==> flow/design.v <==
module and_oper #(parameter DATA_WIDTH = 8)(
	input [(DATA_WIDTH-1) : 0] port_A,
	input [(DATA_WIDTH-1) : 0] port_B,
	output [(DATA_WIDTH-1) : 0] result,
	output zero_flag
);
assign result = port_A & port_B;
assign zero_flag = (result==0)? 1'b1 : 1'b0;
endmodule
module controlador#(parameter DATA_WIDTH = 8)(
	input clk,
	input [2:0] opcode,
	input [(DATA_WIDTH) 		: 0] result_sum,
	input [(DATA_WIDTH) 		: 0] result_res,
	input [(DATA_WIDTH*2)-1 : 0] result_pro,
	input [(DATA_WIDTH-1) 	: 0] result_and,
	input [(DATA_WIDTH-1) 	: 0] result_or,
	input [(DATA_WIDTH-1) 	: 0] result_nand,
	input [(DATA_WIDTH-1) 	: 0] result_nor,
	input [(DATA_WIDTH-1) 	: 0] result_xor,
	output reg [(DATA_WIDTH*2)-1 : 0] data
);
parameter SUM=3'b000,RES=3'b001,PRO=3'b010,ANDS=3'b011,ORS=3'b100,NANDS=3'b101,NORS=3'b110,XORS=3'b111;
always@(posedge clk) begin
	case (opcode)
		SUM:
			begin
				data <= {{(DATA_WIDTH-1){result_sum[DATA_WIDTH]}},result_sum};
			end
		RES:
			begin
				data <= {{(DATA_WIDTH-1){result_res[DATA_WIDTH]}},result_res};
			end
		PRO:
			begin
				data <= result_pro;
			end
		ANDS:
			begin
				data <= {{(DATA_WIDTH){1'b0}},result_and};
			end
		ORS:
			begin
				data <= {{(DATA_WIDTH){1'b0}},result_or};
			end
		NANDS:
			begin
				data <= {{(DATA_WIDTH){1'b0}},result_nand};
			end
		NORS:
			begin
				data <= {{(DATA_WIDTH){1'b0}},result_nor};
			end
		XORS:
			begin
				data <= {{(DATA_WIDTH){1'b0}},result_xor};
			end
		default:
			data <= {(DATA_WIDTH*2){1'b0}};
	endcase
end
endmodule
module flags(
	input clk,
	input [2:0] opcode,
	input carry_flag_sum,
	input zero_flag_sum,
	input zero_flag_res,
	input zero_flag_pro,
	input zero_flag_and,
	input zero_flag_or,
	input zero_flag_nand,
	input zero_flag_nor,
	input zero_flag_xor,
	output reg carry_flag,
	output reg zero_flag
);
parameter SUM=3'b000,RES=3'b001,PRO=3'b010,ANDS=3'b011,ORS=3'b100,NANDS=3'b101,NORS=3'b110,XORS=3'b111;
always@(posedge clk) begin
	case(opcode)
		SUM:
			begin
				carry_flag <= carry_flag_sum;
				zero_flag <= zero_flag_sum;
			end
		RES:
			begin
				carry_flag <= 0;
				zero_flag <= zero_flag_res;
			end
		PRO:
			begin
				carry_flag <= 0;
				zero_flag <= zero_flag_pro;
			end
		ANDS:
			begin
				carry_flag <= 0;
				zero_flag <= zero_flag_and;
			end
		ORS:
			begin
				carry_flag <= 0;
				zero_flag <= zero_flag_or;
			end
		NANDS:
			begin
				carry_flag <= 0;
				zero_flag <= zero_flag_nand;
			end
		NORS:
			begin
				carry_flag <= 0;
				zero_flag <= zero_flag_nor;
			end
		XORS:
			begin
				carry_flag <= 0;
				zero_flag <= zero_flag_xor;
			end
		default:
			begin
				carry_flag <= 0;
				zero_flag <= 0;
			end
		endcase
end
endmodule
module nand_oper #(parameter DATA_WIDTH = 8)(
	input [(DATA_WIDTH-1) : 0] port_A,
	input [(DATA_WIDTH-1) : 0] port_B,
	output [(DATA_WIDTH-1) : 0] result,
	output zero_flag
);
assign result = ~(port_A & port_B);
assign zero_flag = (result==0)? 1'b1 : 1'b0;
endmodule
module nor_oper #(parameter DATA_WIDTH = 8)(
	input [(DATA_WIDTH-1) : 0] port_A,
	input [(DATA_WIDTH-1) : 0] port_B,
	output [(DATA_WIDTH-1) : 0] result,
	output zero_flag
);
assign result = ~(port_A | port_B);
assign zero_flag = (result==0)? 1'b1 : 1'b0;
endmodule
module or_oper #(parameter DATA_WIDTH = 8)(
	input [(DATA_WIDTH-1) : 0] port_A,
	input [(DATA_WIDTH-1) : 0] port_B,
	output [(DATA_WIDTH-1) : 0] result,
	output zero_flag
);
assign result = port_A | port_B;
assign zero_flag = (result==0)? 1'b1 : 1'b0;
endmodule
module prod #(parameter DATA_WIDTH = 8)(
	input signed [(DATA_WIDTH-1) : 0] port_A,
	input signed [(DATA_WIDTH-1) : 0] port_B,
	output signed [(DATA_WIDTH*2)-1 : 0] result,
	output zero_flag
);
assign result = port_A * port_B;
assign zero_flag = (result==0)? 1'b1 : 1'b0;
endmodule
module rest #(parameter DATA_WIDTH = 8)(
	input signed [(DATA_WIDTH-1) : 0] port_A,
	input signed [(DATA_WIDTH-1) : 0] port_B,
	output signed [(DATA_WIDTH) : 0] result,
	output zero_flag
);
assign result = port_A - port_B; 
assign zero_flag = (result==0)? 1'b1 : 1'b0;
endmodule 
module sum #(parameter DATA_WIDTH = 8)(
	input signed [(DATA_WIDTH-1) : 0] port_A,
	input signed [(DATA_WIDTH-1) : 0] port_B,
	output signed [(DATA_WIDTH) : 0] result,
	output carry_flag,
	output zero_flag
);
assign result = port_A + port_B;
assign carry_flag = (port_A[(DATA_WIDTH-1)]==1'b1 && port_B[(DATA_WIDTH-1)]==1'b1)? 1'b1 : 1'b0;
assign zero_flag = (result==0)? 1'b1 : 1'b0;
endmodule 
module top_moduleAlu#(parameter DATA_WIDTH = 8)(
	input clk_top,
	input [2:0] opcode_top,
	input [(DATA_WIDTH-1) : 0] portA_top,
	input [(DATA_WIDTH-1) : 0] portB_top,
	output [(DATA_WIDTH*2)-1 : 0] out_top,
	output [(DATA_WIDTH) : 0] result_sum_top,
	output [(DATA_WIDTH) : 0] result_res_top,
	output [(DATA_WIDTH*2)-1 : 0] result_pro_top,
	output [(DATA_WIDTH-1) : 0] result_and_top,
	output [(DATA_WIDTH-1) : 0] result_or_top,
	output [(DATA_WIDTH-1) : 0] result_nand_top,
	output [(DATA_WIDTH-1) : 0] result_nor_top,
	output [(DATA_WIDTH-1) : 0] result_xor_top,
	output carry_flag_sum_top,
	output zero_flag_sum_top,
	output zero_flag_res_top,
	output zero_flag_pro_top,
	output zero_flag_and_top,
	output zero_flag_or_top,
	output zero_flag_nand_top,
	output zero_flag_nor_top,
	output zero_flag_xor_top,
	output carry_flag_top,
	output zero_flag_top
);
sum #( .DATA_WIDTH(DATA_WIDTH)) sum_dut( 
	.port_A	(portA_top),
	.port_B	(portB_top),
	.result	(result_sum_top),
	.carry_flag(carry_flag_sum_top),
	.zero_flag (zero_flag_sum_top)
);
rest #( .DATA_WIDTH(DATA_WIDTH)) rest_dut(
	.port_A	(portA_top),
	.port_B	(portB_top),
	.result	(result_res_top),
	.zero_flag (zero_flag_res_top)
);
prod #( .DATA_WIDTH(DATA_WIDTH)) prod_dut(
	.port_A	(portA_top),
	.port_B	(portB_top),
	.result	(result_pro_top),
	.zero_flag (zero_flag_pro_top)
);
and_oper #( .DATA_WIDTH(DATA_WIDTH)) and_dut(
	.port_A	(portA_top),
	.port_B	(portB_top),
	.result	(result_and_top),
	.zero_flag (zero_flag_and_top)
);
or_oper #( .DATA_WIDTH(DATA_WIDTH)) or_dut(
	.port_A	(portA_top),
	.port_B	(portB_top),
	.result	(result_or_top),
	.zero_flag (zero_flag_or_top)
);
nand_oper #( .DATA_WIDTH(DATA_WIDTH)) nand_dut(
	.port_A	(portA_top),
	.port_B	(portB_top),
	.result	(result_nand_top),
	.zero_flag (zero_flag_nand_top)
);
nor_oper #(	.DATA_WIDTH(DATA_WIDTH)) nor_dut(
	.port_A	(portA_top),
	.port_B	(portB_top),
	.result	(result_nor_top),
	.zero_flag (zero_flag_nor_top)
);
xor_oper #( .DATA_WIDTH(DATA_WIDTH)) xor_dut(
	.port_A	(portA_top),
	.port_B	(portB_top),
	.result	(result_xor_top),
	.zero_flag (zero_flag_xor_top)
);
controlador#( .DATA_WIDTH(DATA_WIDTH)) cont_dut(
	.clk				(clk_top),
	.opcode			(opcode_top),
	.result_sum		(result_sum_top),
	.result_res		(result_res_top),
	.result_pro		(result_pro_top),
	.result_and		(result_and_top),
	.result_or		(result_or_top),
	.result_nand	(result_nand_top),
	.result_nor		(result_nor_top),
	.result_xor		(result_xor_top),
	.data				(out_top)
);
flags flag_dut(
	.clk					(clk_top),
	.opcode				(opcode_top),
	.carry_flag_sum	(carry_flag_sum_top),
	.zero_flag_sum		(zero_flag_sum_top),
	.zero_flag_res		(zero_flag_res_top),
	.zero_flag_pro		(zero_flag_pro_top),
	.zero_flag_and		(zero_flag_and_top),
	.zero_flag_or		(zero_flag_or_top),
	.zero_flag_nand	(zero_flag_nand_top),
	.zero_flag_nor		(zero_flag_nor_top),
	.zero_flag_xor		(zero_flag_xor_top),
	.carry_flag			(carry_flag_top),
	.zero_flag			(zero_flag_top)
);
endmodule
module xor_oper #(parameter DATA_WIDTH = 8)(
	input [(DATA_WIDTH-1) : 0] port_A,
	input [(DATA_WIDTH-1) : 0] port_B,
	output [(DATA_WIDTH-1) : 0] result,
	output zero_flag
);
assign result = port_A ^ port_B;
assign zero_flag = (result==0)? 1'b1 : 1'b0;
endmodule
# ---- Tool chain data of top_moduleAlu
# What the tools print for top_moduleAlu, step after step.
# Line numbers count from 1 in the design file above.
# The mark - stands for no value.
dict set report design {
  top_module {top_moduleAlu}
  clock_port {clk_top}
  lib {sky130hd}
  lib_corner {tt_025C_1v80}
}

# ---- Word-level counts
# Yosys after proc, flatten, opt, wreduce and memory -nomap, before mapping. Enables and synchronous resets that opt folds into registers are not counted as muxes. Memory bits, and registers merged into a memory's read port (data or address), are not among the register bits. Print and check cells are not counted. Equal cells are merged and count once.
dict set report op_classes {
  add_sub_neg 2
  multipliers 1
  div 0
  n_cmp 0
  equal 7
  shift 0
  muxes 12
  bitwise 5
  reduce_and_logical 11
}
# op count
set op_table {}
lappend op_table {{8-bit by 8-bit multiplier with 16-bit output} 1}
lappend op_table {{16-bit case mux with 8-bit select} 1}
lappend op_table {{8-bit logical NOT} 5}
lappend op_table {{9-bit logical NOT} 2}
lappend op_table {{16-bit logical NOT} 1}
lappend op_table {{8-bit NOT} 2}
lappend op_table {{3-bit equality test (second input constant)} 4}
lappend op_table {{8-bit by 8-bit adder with 9-bit output} 1}
lappend op_table {{8-bit by 8-bit subtractor with 9-bit output} 1}
lappend op_table {{1-bit two-way mux} 9}
lappend op_table {{8-bit AND} 1}
lappend op_table {{8-bit bitwise OR} 1}
lappend op_table {{8-bit bitwise XOR} 1}
lappend op_table {{1-bit case mux with 8-bit select} 1}
lappend op_table {{7-bit OR reduction} 1}
lappend op_table {{3-bit by 2-bit equality test with 1-bit output (second input constant)} 2}
lappend op_table {{3-bit by 1-bit equality test with 1-bit output (second input constant)} 1}
lappend op_table {{3-bit logical NOT} 1}
lappend op_table {{1-bit case mux with 2-bit select} 1}
lappend op_table {{1-bit logical AND} 1}
dict set report word_totals {
  reg_bits 18
  latchBits 0
  ram_bits 0
  mem_bits_ro 0
  clocked_rd_ports_x_width 0
  memories 0
  output_inout_bits 101
}

# ---- Logic depth
# Longest topological path by Yosys (ltp), each cell counted once; first at word level (registers and memories cut), then after technology mapping (sequential cells cut; the memories' decode and read muxes count).
dict set report depth {
  depth_word 5
  ABC_AREA 0
  depth_mapped 19
  mapped_depth_nobuf 19
}

# ---- Netlist
# The flow's flattened synthesis, as Yosys stat reports it; memories are mapped. The netlist is that of the ABC_AREA named above (0 if unset); the other value can give another one.
# Totals and module areas in this step are rounded.
# type count area_total_um2
set by_type {}
lappend by_type {sky130_fd_sc_hd__fa_1 57 1.14E+03}
lappend by_type {sky130_fd_sc_hd__ha_1 54 675.648}
lappend by_type {sky130_fd_sc_hd__inv_1 132 495.475}
lappend by_type {sky130_fd_sc_hd__dfxtp_1 18 360.346}
lappend by_type {sky130_fd_sc_hd__nor2_1 71 266.506}
lappend by_type {sky130_fd_sc_hd__o21ai_0 37 185.178}
lappend by_type {sky130_fd_sc_hd__xnor2_1 21 183.926}
lappend by_type {sky130_fd_sc_hd__nand2_1 48 180.173}
lappend by_type {sky130_fd_sc_hd__a21oi_1 24 120.115}
lappend by_type {sky130_fd_sc_hd__xor2_1 8 70.067}
lappend by_type {sky130_fd_sc_hd__nor3_1 13 65.062}
lappend by_type {sky130_fd_sc_hd__buf_4 6 45.043}
lappend by_type {sky130_fd_sc_hd__o21bai_1 6 45.043}
lappend by_type {sky130_fd_sc_hd__nor4_1 7 43.792}
lappend by_type {sky130_fd_sc_hd__mux2i_1 4 40.038}
lappend by_type {sky130_fd_sc_hd__clkbuf_1 10 37.536}
lappend by_type {sky130_fd_sc_hd__buf_2 7 35.034}
lappend by_type {sky130_fd_sc_hd__nand4_1 5 31.28}
# Not listed: further types 38, cells in them 64.
dict set report mapped {
  cells 592
  yosys_area_um2 4513
  seq_area_um2 360.3
  ffs 18
  buf_cells 23
}
# The figures by module come from a second, unflattened synthesis with its own total; it is not the netlist above.
dict set report unflattened {
  hier_cells 554
  area_unflattened_um2 4808
}
# Each row is one instance without its submodules.
# module instances cells mod_area_um2
set by_module {}
lappend by_module {{prod #(DATA_WIDTH=8)} 1 289 2560}
lappend by_module {{controlador #(DATA_WIDTH=8)} 1 101 1002}
lappend by_module {{rest #(DATA_WIDTH=8)} 1 53 387.9}
lappend by_module {{sum #(DATA_WIDTH=8)} 1 46 364.1}
lappend by_module {flags 1 6 112.6}
lappend by_module {{xor_oper #(DATA_WIDTH=8)} 1 11 88.8}
lappend by_module {{and_oper #(DATA_WIDTH=8)} 1 11 85.1}
lappend by_module {{or_oper #(DATA_WIDTH=8)} 1 13 83.8}
lappend by_module {{nand_oper #(DATA_WIDTH=8)} 1 13 67.6}
lappend by_module {{nor_oper #(DATA_WIDTH=8)} 1 11 56.3}
lappend by_module {top_moduleAlu 1 0 0.0}

# ---- Worst setup path after synthesis
# OpenSTA on the mapped netlist: ideal clock, no wires. The path of least setup slack (recovery checks aside). Input and output delay are each 20% of the period. Register names are those of the netlist, which keeps one name where synthesis merged equal registers.
dict set report synth_timing {
  path_kind {input -> output}
  from {input portA_top[4]}
  to {output zero_flag_pro_top}
  tclk_ns 7.75
  in_delay_ns 1.550
  launch_ns 1.550
  t_arrival_ns 5.712
  t_required_ns 6.200
  setup_slack_ns 0.488
  path_delay_ns 4.162
  stages 18
  path_buffers 0
  period_less_setup_slack_ns 7.262
}
# "path_delay_ns" is the arrival time less input delay plus setup time.
# At an output port there is no setup time.
# "stages" counts driving pins, that of a launching flip-flop among them; a cell with two outputs on the path counts twice.
# "period_less_setup_slack_ns" is the clock period less the worst setup slack; recovery checks do not enter. This is arithmetic on one report: input and output delays are still those of the set period (20% each).
# Between the ends stands the longest chain of elaborated cells between them, by number of cells; it is not shown to be the way that was timed. Of several equally long chains one is given.
# A line is the first line of the expression or statement that the cell stems from. Yosys adds cells for indexed reads and writes and turns some case tables into memories.
dict set report synth_between {
  path_cell_list {sky130_fd_sc_hd__ha_1 > sky130_fd_sc_hd__inv_1 > sky130_fd_sc_hd__fa_1 > sky130_fd_sc_hd__fa_1 > sky130_fd_sc_hd__inv_1 > sky130_fd_sc_hd__fa_1 > sky130_fd_sc_hd__inv_1 > sky130_fd_sc_hd__fa_1 > sky130_fd_sc_hd__inv_1 > sky130_fd_sc_hd__ha_1 > sky130_fd_sc_hd__nor3_1 > sky130_fd_sc_hd__nor2_1 > sky130_fd_sc_hd__a21oi_1 > sky130_fd_sc_hd__o21bai_1 > sky130_fd_sc_hd__a21oi_1 > sky130_fd_sc_hd__xor2_1 > sky130_fd_sc_hd__nand4b_1 > sky130_fd_sc_hd__nor2_1}
  elab_chain_cells 3
}
# item line
set synth_lines {}
lappend synth_lines {{start: declaration} 188} ;# input [(DATA_WIDTH-1) : 0] portA_top,
lappend synth_lines {{8-bit by 8-bit multiplier with 16-bit output} 162} ;# assign result = port_A * port_B;
lappend synth_lines {{16-bit logical NOT} 163} ;# assign zero_flag = (result==0)? 1'b1 : 1'b0;
lappend synth_lines {{1-bit two-way mux} 163}
lappend synth_lines {{end: declaration} 202} ;# output zero_flag_pro_top,
# Some nets on the timed path still bear RTL names; the line given drives or declares the net.
# signal line
set synth_named_nets {}
lappend synth_named_nets {result_nand_top[4] 135} ;# assign result = ~(port_A & port_B);

# ---- Worst path after layout
# From the final timing report of run A: the path of least setup slack in the routed layout; clock arrival at registers is part of the times.
dict set report layout_timing {
  path_kind {input -> output}
  from {input portB_top[1]}
  to {output result_pro_top[11]}
  tclk_ns 8.54
  in_delay_ns 1.71
  launch_ns 1.71
  t_arrival_ns 6.61
  t_required_ns 6.83
  setup_slack_ns 0.22
  stages 19
  path_buffers 5
}
# Between the ends stands the longest chain of elaborated cells between them, by number of cells; it is not shown to be the way that was timed. Of several equally long chains one is given.
dict set report layout_between {
  path_cell_list {sky130_fd_sc_hd__clkdlybuf4s50_1 > sky130_fd_sc_hd__clkinvlp_4 > sky130_fd_sc_hd__buf_4 > sky130_fd_sc_hd__nor2_1 > sky130_fd_sc_hd__ha_1 > sky130_fd_sc_hd__fa_1 > sky130_fd_sc_hd__inv_1 > sky130_fd_sc_hd__fa_1 > sky130_fd_sc_hd__fa_1 > sky130_fd_sc_hd__inv_1 > sky130_fd_sc_hd__ha_1 > sky130_fd_sc_hd__buf_4 > sky130_fd_sc_hd__nor2_2 > sky130_fd_sc_hd__nor3b_1 > sky130_fd_sc_hd__o21a_1 > sky130_fd_sc_hd__o41a_1 > sky130_fd_sc_hd__a211oi_2 > sky130_fd_sc_hd__buf_4 > sky130_fd_sc_hd__clkdlybuf4s50_1}
  elab_chain_cells 1
}
# item line
set layout_lines {}
lappend layout_lines {{start: declaration} 189} ;# input [(DATA_WIDTH-1) : 0] portB_top,
lappend layout_lines {{8-bit by 8-bit multiplier with 16-bit output} 162} ;# assign result = port_A * port_B;
lappend layout_lines {{end: declaration} 193} ;# output [(DATA_WIDTH*2)-1 : 0] result_pro_top,

Wiki page: top_moduleAlu / flow data

Module top_moduleAlu, platform sky130hd: 2 stored runs of the flow (Yosys, OpenROAD) with differing settings, in no particular order. Input and output delays are each 20% of the period that was set; the output load is 0.01 pF.
By "achieved_period_ns" is meant the clock period of the run minus its worst setup slack. This is arithmetic on one report: input and output delays are still those of the set period (20% each).
"worst_path_time_ns": the worst setup path's part of the clock period (all of it between registers, 20% less for each end at a port) less its slack. A launch clock that arrives late makes it longer, a capture clock that arrives late makes it shorter.
"fin_power_w" is the tool's figure for a default switching activity; nothing was simulated.
Results are given in rounded form.

[flow] run A: files
==> flow/run.sh <==
#!/bin/bash
# the make line also repeats the synthesis and layout settings of config.mk as NAME=value (left out here)
make -C /OpenROAD-flow-scripts/flow DESIGN_CONFIG=/design/flow/config.mk WORK_HOME=/design/flow/orfs CLKGATE_MAP_FILE= finish
==> flow/config.mk <==
export PLATFORM = sky130hd
export DESIGN_NAME = top_moduleAlu
export DESIGN_NICKNAME = top_moduleAlu
export VERILOG_FILES = /design/flow/design.v
export SDC_FILE = /design/flow/constraint.sdc
export NUM_CORES = 4
export LEC_CHECK = 0
export CAP_MARGIN = 20
export CORE_MARGIN = 2
export CORE_UTILIZATION = 20
export SLEW_MARGIN = 20
==> flow/constraint.sdc <==
create_clock -name core_clock -period 8.54 [get_ports {clk_top}]
set_input_delay 1.7080 -clock core_clock [delete_from_list [all_inputs] [get_ports {clk_top}]]
set_output_delay 1.7080 -clock core_clock [all_outputs]
set_load 0.01 [all_outputs]

[flow] run A: metrics
[metrics] worst_path_time_ns = 4.91
[metrics] worst_path_kind = input -> output
[metrics] synth_area_um2 = 4513
[metrics] worst_hold_slack_ns = 2.337
[metrics] fin_power_w = 0.001848
[metrics] achieved_period_ns = 8.322
[metrics] setup_ws_ns = 0.218
[metrics] final_cell_area_um2 = 6665
[metrics] utilization_pct = 30.4
[metrics] tns_ns = 0.000
[metrics] design.die.area_um2 = 23780

[flow] run B: files
==> flow/run.sh <==
#!/bin/bash
# the make line also repeats the synthesis and layout settings of config.mk as NAME=value (left out here)
make -C /OpenROAD-flow-scripts/flow DESIGN_CONFIG=/design/flow/config.mk WORK_HOME=/design/flow/orfs CLKGATE_MAP_FILE= finish
==> flow/config.mk <==
export PLATFORM = sky130hd
export DESIGN_NAME = top_moduleAlu
export DESIGN_NICKNAME = top_moduleAlu
export VERILOG_FILES = /design/flow/design.v
export SDC_FILE = /design/flow/constraint.sdc
export NUM_CORES = 4
export LEC_CHECK = 0
export ABC_AREA = 0
export CAP_MARGIN = 20
export CORE_ASPECT_RATIO = 1.3
export CORE_MARGIN = 3
export CORE_UTILIZATION = 65
export CTS_CLUSTER_SIZE = 16
export GPL_ROUTABILITY_DRIVEN = 1
export MAX_ROUTING_LAYER = met5
export MIN_ROUTING_LAYER = met1
export PLACE_DENSITY = 0.82
export SLEW_MARGIN = 20
export TNS_END_PERCENT = 30
==> flow/constraint.sdc <==
create_clock -name core_clock -period 6.74 [get_ports {clk_top}]
set_input_delay 1.3480 -clock core_clock [delete_from_list [all_inputs] [get_ports {clk_top}]]
set_output_delay 1.3480 -clock core_clock [all_outputs]
set_load 0.01 [all_outputs]

[flow] run B: did not finish, clock tree synthesis stopped with DPL-0038
